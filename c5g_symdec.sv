==> flow/design.v <==
module biphase_to_nrz #(
  parameter SHORT_PULSE = 300,  
  parameter IGNORE_PULSE = 25   
) (
  input logic clk,
  input logic rst,
  input logic biphase_in_raw,
  output logic nrz_out,  
  output logic clock_out,
  output logic data_received,
  output logic framing_error,
  output logic glitch_ignored,
  output logic counter_overflow
);
localparam LONG_PULSE = SHORT_PULSE * 2;
localparam TOO_LONG_PULSE = SHORT_PULSE * 3;
localparam COUNTER_SIZE = $clog2(TOO_LONG_PULSE);
localparam COUNTER_1 = { {(COUNTER_SIZE-1){1'b0}}, 1'b1};
logic [COUNTER_SIZE-1:0] counter = '0;
logic biphase_in_1, biphase_in;
logic biphase_last;
logic short_seen;
always_ff @(posedge clk) begin
  {biphase_last, biphase_in, biphase_in_1} <= {biphase_in, biphase_in_1, biphase_in_raw};
end  
always_ff @(posedge clk) begin
  if (rst) begin  
    counter <= '0;
    counter_overflow <= '0;
    data_received <= '0;
    framing_error <= '0;
    glitch_ignored <= '0;
    clock_out <= '0;
  end else if (biphase_last == biphase_in) begin  
    counter <= counter + COUNTER_1;
    if (&counter == 1'b1)
      counter_overflow <= '1;
    data_received <= '0;
    framing_error <= '0;
    glitch_ignored <= '0;
  end else begin  
    counter <= '0;
    counter_overflow <= '0;
    if (counter > TOO_LONG_PULSE || counter_overflow) begin
      framing_error <= '1;
      short_seen <= '0;
    end else if (counter > LONG_PULSE) begin
      data_received <= '1;
      nrz_out <= '1;
      short_seen <= '0;
      clock_out <= ~clock_out;
      if (short_seen)
        framing_error <= '1;
    end else if (counter > SHORT_PULSE) begin
      if (short_seen) begin
        data_received <= '1;
        nrz_out <= '0;
        short_seen <= '0;
        clock_out <= ~clock_out;
      end else begin
        short_seen <= '1;
      end
    end else if (counter < IGNORE_PULSE) begin
      glitch_ignored <= '1;
    end else begin
      framing_error <= '1;
      short_seen <= '0;
    end  
  end  
end  
endmodule
module c5g_symdec(
	input logic         CLOCK_125_p,
	input logic         CLOCK_50_B5B,
	input logic         CLOCK_50_B6A,
	input logic         CLOCK_50_B7A,
	input logic         CLOCK_50_B8A,
	output logic [7:0]  LEDG,
	output logic [9:0]  LEDR,
	input  logic        CPU_RESET_n,
	input  logic [3:0]  KEY,
	input  logic [9:0]  SW,
	output logic [6:0]  HEX0,
	output logic [6:0]  HEX1,
	input  logic        UART_RX,
	output logic        UART_TX,
	output logic [17:0] SRAM_A,
	output logic        SRAM_CE_n,
	inout  wire  [15:0] SRAM_D,
	output logic        SRAM_LB_n,
	output logic        SRAM_OE_n,
	output logic        SRAM_UB_n,
	output logic        SRAM_WE_n,
	output logic        SD_CLK,
	inout  logic        SD_CMD,
	inout  wire  [3:0]	SD_DAT,
	inout  wire  [35:0] GPIO 
);
logic rs422_re_n;  
logic rs422_txd;
logic rs422_rxd;
logic rs422_de;    
logic clock;
logic reset;
logic [6:0] HEX2, HEX3;
logic [6:0] ss0, ss1, ss2, ss3;
logic rs422_received;
logic rs422_clk;
logic nrz_received;
logic nrz_framing_error;
logic nrz_glitch;
logic bip_counter_overflow;
logic framing_error_seen = '0;
assign LEDG = '0;
assign LEDR[9:3] = '0;
assign UART_TX = '0;
assign {SRAM_A, SRAM_CE_n, SRAM_LB_n, SRAM_OE_n, SRAM_UB_n, SRAM_WE_n} = '0;
assign SD_CLK = '0;
assign SRAM_D = 'z;
assign {SD_CMD, SD_DAT} = 'z;
assign GPIO[21:17] = 'z;
assign GPIO[11:5] = 'z;
assign GPIO[2:0] = 'z;
assign clock = CLOCK_50_B5B;
assign reset = ~KEY[0];
assign GPIO[28:22] = HEX2;
assign GPIO[35:29] = HEX3;
assign HEX0 = ~ss0;
assign HEX1 = ~ss1;
assign HEX2 = ~ss2;
assign HEX3 = ~ss3;
seven_segment hex0 (
  .num(4'hA),
  .hex(ss0)
);
seven_segment hex1 (
  .num(4'hB),
  .hex(ss1)
);
seven_segment hex2 (
  .num(4'hF),
  .hex(ss2)
);
seven_segment hex3 (
  .num(4'hD),
  .hex(ss3)
);
assign GPIO[4] = rs422_re_n;
assign rs422_rxd = GPIO[3];
assign rs422_re_n = '0;  
biphase_to_nrz bip2nrz (
	.clk(clock),
  .rst(reset),
  .biphase_in_raw(rs422_rxd),
  .nrz_out(rs422_received),
  .clock_out(rs422_clk),
  .data_received(nrz_received),
  .framing_error(nrz_framing_error),
  .glitch_ignored(nrz_glitch),
  .counter_overflow(bip_counter_overflow)
);
assign GPIO[12] = rs422_clk;
assign GPIO[13] = rs422_received;
assign GPIO[14] = nrz_received;
assign GPIO[15] = nrz_framing_error;
assign GPIO[16] = nrz_glitch;  
assign LEDR[0] = reset;
assign LEDR[1] = framing_error_seen;
assign LEDR[2] = bip_counter_overflow;
always_ff @(posedge clock) begin
  if (reset)
    framing_error_seen <= '0;
  else if (nrz_framing_error)
    framing_error_seen <= '1;
end
endmodule
module seven_segment (
  input  logic [3:0] num,
  output logic [6:0] hex
);
always_comb
  case (num)
    4'b0000 : hex = 7'b011_1111;  
    4'b0001 : hex = 7'b000_0110;  
    4'b0010 : hex = 7'b101_1011;  
    4'b0011 : hex = 7'b100_1111;  
    4'b0100 : hex = 7'b110_0110;  
    4'b0101 : hex = 7'b110_1101;  
    4'b0110 : hex = 7'b111_1101;  
    4'b0111 : hex = 7'b000_0111;  
    4'b1000 : hex = 7'b111_1111;  
    4'b1001 : hex = 7'b110_1111;  
    4'b1010 : hex = 7'b111_0111;  
    4'b1011 : hex = 7'b111_1100;  
    4'b1100 : hex = 7'b011_1001;  
    4'b1101 : hex = 7'b101_1110;  
    4'b1110 : hex = 7'b111_1001;  
    4'b1111 : hex = 7'b111_0001;  
  endcase
endmodule
---- Step by step through the tools: c5g_symdec ----
What the tools print for c5g_symdec, step after step.
Line numbers count from 1 in the design file above.
Operators carry their Yosys type and port widths (W data, S select, Z words).
The mark n/a stands for no value.
set-up
  top module .............................. c5g_symdec
  clock input ............................. CLOCK_50_B5B
  standard-cell library ................... sky130hd
  timing corner ........................... tt_025C_1v80

---- After elaboration ----
Source: Yosys, flattened and elaborated, memories not mapped. Widths are those after wreduce. Registers that Yosys merges into a memory's read port (data or address) are not register bits. Print and check cells do not count. Equal cells are merged and count once.
Memory sizes are those after Yosys's memory passes, which may raise the word count (mostly to a power of two), join words into wider ones and drop unused or constant bits.
word-level totals
  ROM bits ................................ 448
  input bits .............................. 21
  word width x clocked read ports ......... 0
  memory bits (writable) .................. 0
  memories ................................ 4
  register bits after elaboration ......... 21
  latch bits .............................. 0
  elaborated cells ........................ 64
memory list
  name              words  width  read ports  wr ports  RTL line  text
  (name not given)  16     7      1           0         182       case (num)
  (name not given)  16     7      1           0         182
  (name not given)  16     7      1           0         182
  (name not given)  16     7      1           0         182
operators by class
  shift operators ......................... 0
  reductions and logical operators ........ 13
  multipliers ............................. 0
  bitwise operators ....................... 10
  $add $sub $neg .......................... 1
  div/mod/pow operators ................... 0
  equal/unequal tests ..................... 5
  multiplexer cells ....................... 15
  magnitude comparators ................... 4
operator list
  cell                     count
  $not A7 Y7               4
  $gt A10 B10 Y1 const B   2
  $mux W1                  15
  $add A10 B1 Y10 const B  1
  $lt A10 B5 Y1 const B    1
  $gt A10 B9 Y1 const B    1
  $reduce_and A10 Y1       1
  $ne A3 B1 Y1 const B     3
  $reduce_and A3 Y1        3
  $reduce_and A4 Y1        2
  $not A1 Y1               6
  $reduce_and A5 Y1        1
  $reduce_bool A2 Y1       2
  $reduce_or A2 Y1         2
  $ne A4 B1 Y1 const B     1
  $reduce_and A2 Y1        1
  $eq A1 B1 Y1             1
  $logic_or A1 B1 Y1       1

---- Logic depth ----
Yosys ltp: most cells in a row. Word level: on the elaborated netlist, between registers, memories and ports. Mapped: between sequential cells and ports; inverters and the memories' decode and read muxes count.
logic depth
  depth in word-level cells ............... 5
  ABC_AREA ................................ 0
  mapped depth ............................ 7
  gate-level depth less buffers ........... 7

---- After synthesis ----
The flow's flattened synthesis, as Yosys stat reports it; memories are mapped. The netlist is that of the ABC_AREA named above (0 if unset); the other value can give another one.
mapped netlist
  flip-flops .............................. 21
  cell area after synthesis ............... 0.001788 mm2
  standard cells after synthesis .......... 216
  sequential part of the area ............. 0.0004404 mm2
cells by type
  cell type                  count  total area (um2)
  sky130_fd_sc_hd__buf_4     108    810.778
  sky130_fd_sc_hd__dfxtp_1   19     380.365
  sky130_fd_sc_hd__nor2_1    17     63.811
  sky130_fd_sc_hd__edfxtp_1  2      60.058
  sky130_fd_sc_hd__ha_1      3      37.536
  sky130_fd_sc_hd__a21oi_1   7      35.034
  sky130_fd_sc_hd__xnor2_1   4      35.034
  sky130_fd_sc_hd__o21ai_0   6      30.029
  sky130_fd_sc_hd__clkbuf_8  2      27.526
  sky130_fd_sc_hd__xor2_1    3      26.275
  sky130_fd_sc_hd__a31oi_1   4      25.024
  sky130_fd_sc_hd__nand3_1   5      25.024
  sky130_fd_sc_hd__o41a_4    1      21.27
  sky130_fd_sc_hd__nor3_1    4      20.019
  sky130_fd_sc_hd__inv_1     5      18.768
  sky130_fd_sc_hd__nand2_1   5      18.768
  sky130_fd_sc_hd__a211oi_2  1      12.512
  sky130_fd_sc_hd__nand4_1   2      12.512
Other cell types: 15; their cells: 18.
The figures by module come from a second, unflattened synthesis with its own total; it is not the netlist above.
unflattened totals
  cell total of the unflattened synthesis .. 345
  area total of the unflattened synthesis .. 0.0028252 mm2
Each row is one instance without its submodules.
modules
  module          area (mm2)  cells  times used
  seven_segment   0.0002878   33     4
  biphase_to_nrz  0.0009296   100    1
  c5g_symdec      0.0007445   113    1

---- Worst setup path after synthesis ----
Source: OpenSTA report_checks on the synthesized netlist (no wires, ideal clock, input and output delay 20% of the period each), path of least setup slack; recovery checks are left aside. Register names are those of the netlist, which keeps one name where synthesis merged equal registers.
timing path post-synthesis
  path type ............................... reg-to-reg
  start ................................... register bip2nrz.counter[0]
  end ..................................... register (no name shown)
  data required time ...................... 2.081 ns
  arrival ................................. 1.294 ns
  driving pins on the path ................ 8
  period .................................. 2.38 ns
  buffers on the path ..................... 0
  time at the first pin ................... 0.000 ns
  slack ................................... 0.788 ns
  delay of the path ....................... 1.593 ns
  synthesis period reached ................ 1.592 ns
"delay of the path" = arrival - input delay + setup time.
"driving pins on the path": output pins that drive a net of the path, with the launching flip-flop's if there is one; two outputs of one cell count as two.
"synthesis period reached" = period - worst setup slack (recovery checks aside). The figure is calculated, with input and output delays left at 20% of the set period.
Between the ends stands the longest chain of elaborated cells between them, by number of cells; it is not shown to be the way that was timed. Of several equally long chains one is given.
A line is the first line of the expression or statement that the cell stems from. Yosys adds cells for indexed reads and writes and turns some case tables into memories.
At most two assigning lines are given for a register; there are more.
Only ways into the end's enable, where the timed path ends, are counted here.
on the way, post-synthesis
  path through ............................ sky130_fd_sc_hd__dfxtp_1 -> sky130_fd_sc_hd__inv_1 -> sky130_fd_sc_hd__ha_1 -> sky130_fd_sc_hd__and3b_1 -> sky130_fd_sc_hd__o21ai_0 -> sky130_fd_sc_hd__a21oi_1 -> sky130_fd_sc_hd__o21ai_0 -> sky130_fd_sc_hd__nor2_1
  length of the longest elaborated chain .. 4
  elaborated cells on any way between the ends .. 8
  source lines of those cells ............. 3
RTL lines, path post-synthesis
  element             RTL line  text
  from (decl)         19        logic [COUNTER_SIZE-1:0] counter = '0;
  from (assign)       28        counter <= '0;
  from (assign)       35        counter <= counter + COUNTER_1;
  $gt A10 B10 Y1      44        if (counter > TOO_LONG_PULSE || counter_overflow) begin
  $logic_or A1 B1 Y1  44
  $not A1 Y1          n/a
  $reduce_and A5 Y1   n/a

Data sheet: physical implementation of c5g_symdec

Top module c5g_symdec; platform sky130hd; tools Yosys and OpenROAD; 2 stored runs in no particular order. Input and output delays are each 20% of the period that was set; the output load is 0.01 pF.

======== entry A ========
==> flow/run.sh <==
#!/bin/bash
# the make line also repeats the synthesis and layout settings of config.mk as NAME=value (left out here)
make -C /OpenROAD-flow-scripts/flow DESIGN_CONFIG=/design/flow/config.mk WORK_HOME=/design/flow/orfs CLKGATE_MAP_FILE= finish
==> flow/config.mk <==
export PLATFORM = sky130hd
export DESIGN_NAME = c5g_symdec
export DESIGN_NICKNAME = c5g_symdec
export VERILOG_FILES = /design/flow/design.v
export SDC_FILE = /design/flow/constraint.sdc
export NUM_CORES = 4
export LEC_CHECK = 0
export CAP_MARGIN = 20
export CELL_PAD_IN_SITES_DETAIL_PLACEMENT = 1
export CORE_MARGIN = 2
export CORE_UTILIZATION = 51
export CTS_CLUSTER_DIAMETER = 129
export GPL_ROUTABILITY_DRIVEN = 1
export GPL_TIMING_DRIVEN = 0
export PLACE_DENSITY_LB_ADDON = 0.1
export SETUP_SLACK_MARGIN = 0.11
export SLEW_MARGIN = 25
export TNS_END_PERCENT = 45
==> flow/constraint.sdc <==
create_clock -name core_clock -period 1.27 [get_ports {CLOCK_50_B5B}]
set_input_delay 0.2540 -clock core_clock [delete_from_list [all_inputs] [get_ports {CLOCK_50_B5B}]]
set_output_delay 0.2540 -clock core_clock [all_outputs]
set_load 0.01 [all_outputs]

-------- entry A --------
  incomplete, placement halted on DPL-0033

======== entry B ========
==> flow/run.sh <==
#!/bin/bash
# the make line also repeats the synthesis and layout settings of config.mk as NAME=value (left out here)
make -C /OpenROAD-flow-scripts/flow DESIGN_CONFIG=/design/flow/config.mk WORK_HOME=/design/flow/orfs CLKGATE_MAP_FILE= finish
==> flow/config.mk <==
export PLATFORM = sky130hd
export DESIGN_NAME = c5g_symdec
export DESIGN_NICKNAME = c5g_symdec
export VERILOG_FILES = /design/flow/design.v
export SDC_FILE = /design/flow/constraint.sdc
export NUM_CORES = 4
export LEC_CHECK = 0
export CAP_MARGIN = 20
export CELL_PAD_IN_SITES_GLOBAL_PLACEMENT = 0
export CORE_MARGIN = 9
export CORE_UTILIZATION = 51
export GPL_ROUTABILITY_DRIVEN = 0
export HOLD_SLACK_MARGIN = 0.02
export MIN_ROUTING_LAYER = met2
export PLACE_DENSITY = 0.86
export SETUP_SLACK_MARGIN = 0.77
export SLEW_MARGIN = 20
==> flow/constraint.sdc <==
create_clock -name core_clock -period 3.12 [get_ports {CLOCK_50_B5B}]
set_input_delay 0.6240 -clock core_clock [delete_from_list [all_inputs] [get_ports {CLOCK_50_B5B}]]
set_output_delay 0.6240 -clock core_clock [all_outputs]
set_load 0.01 [all_outputs]

-------- entry B --------
  incomplete, routing halted on RSZ-0074
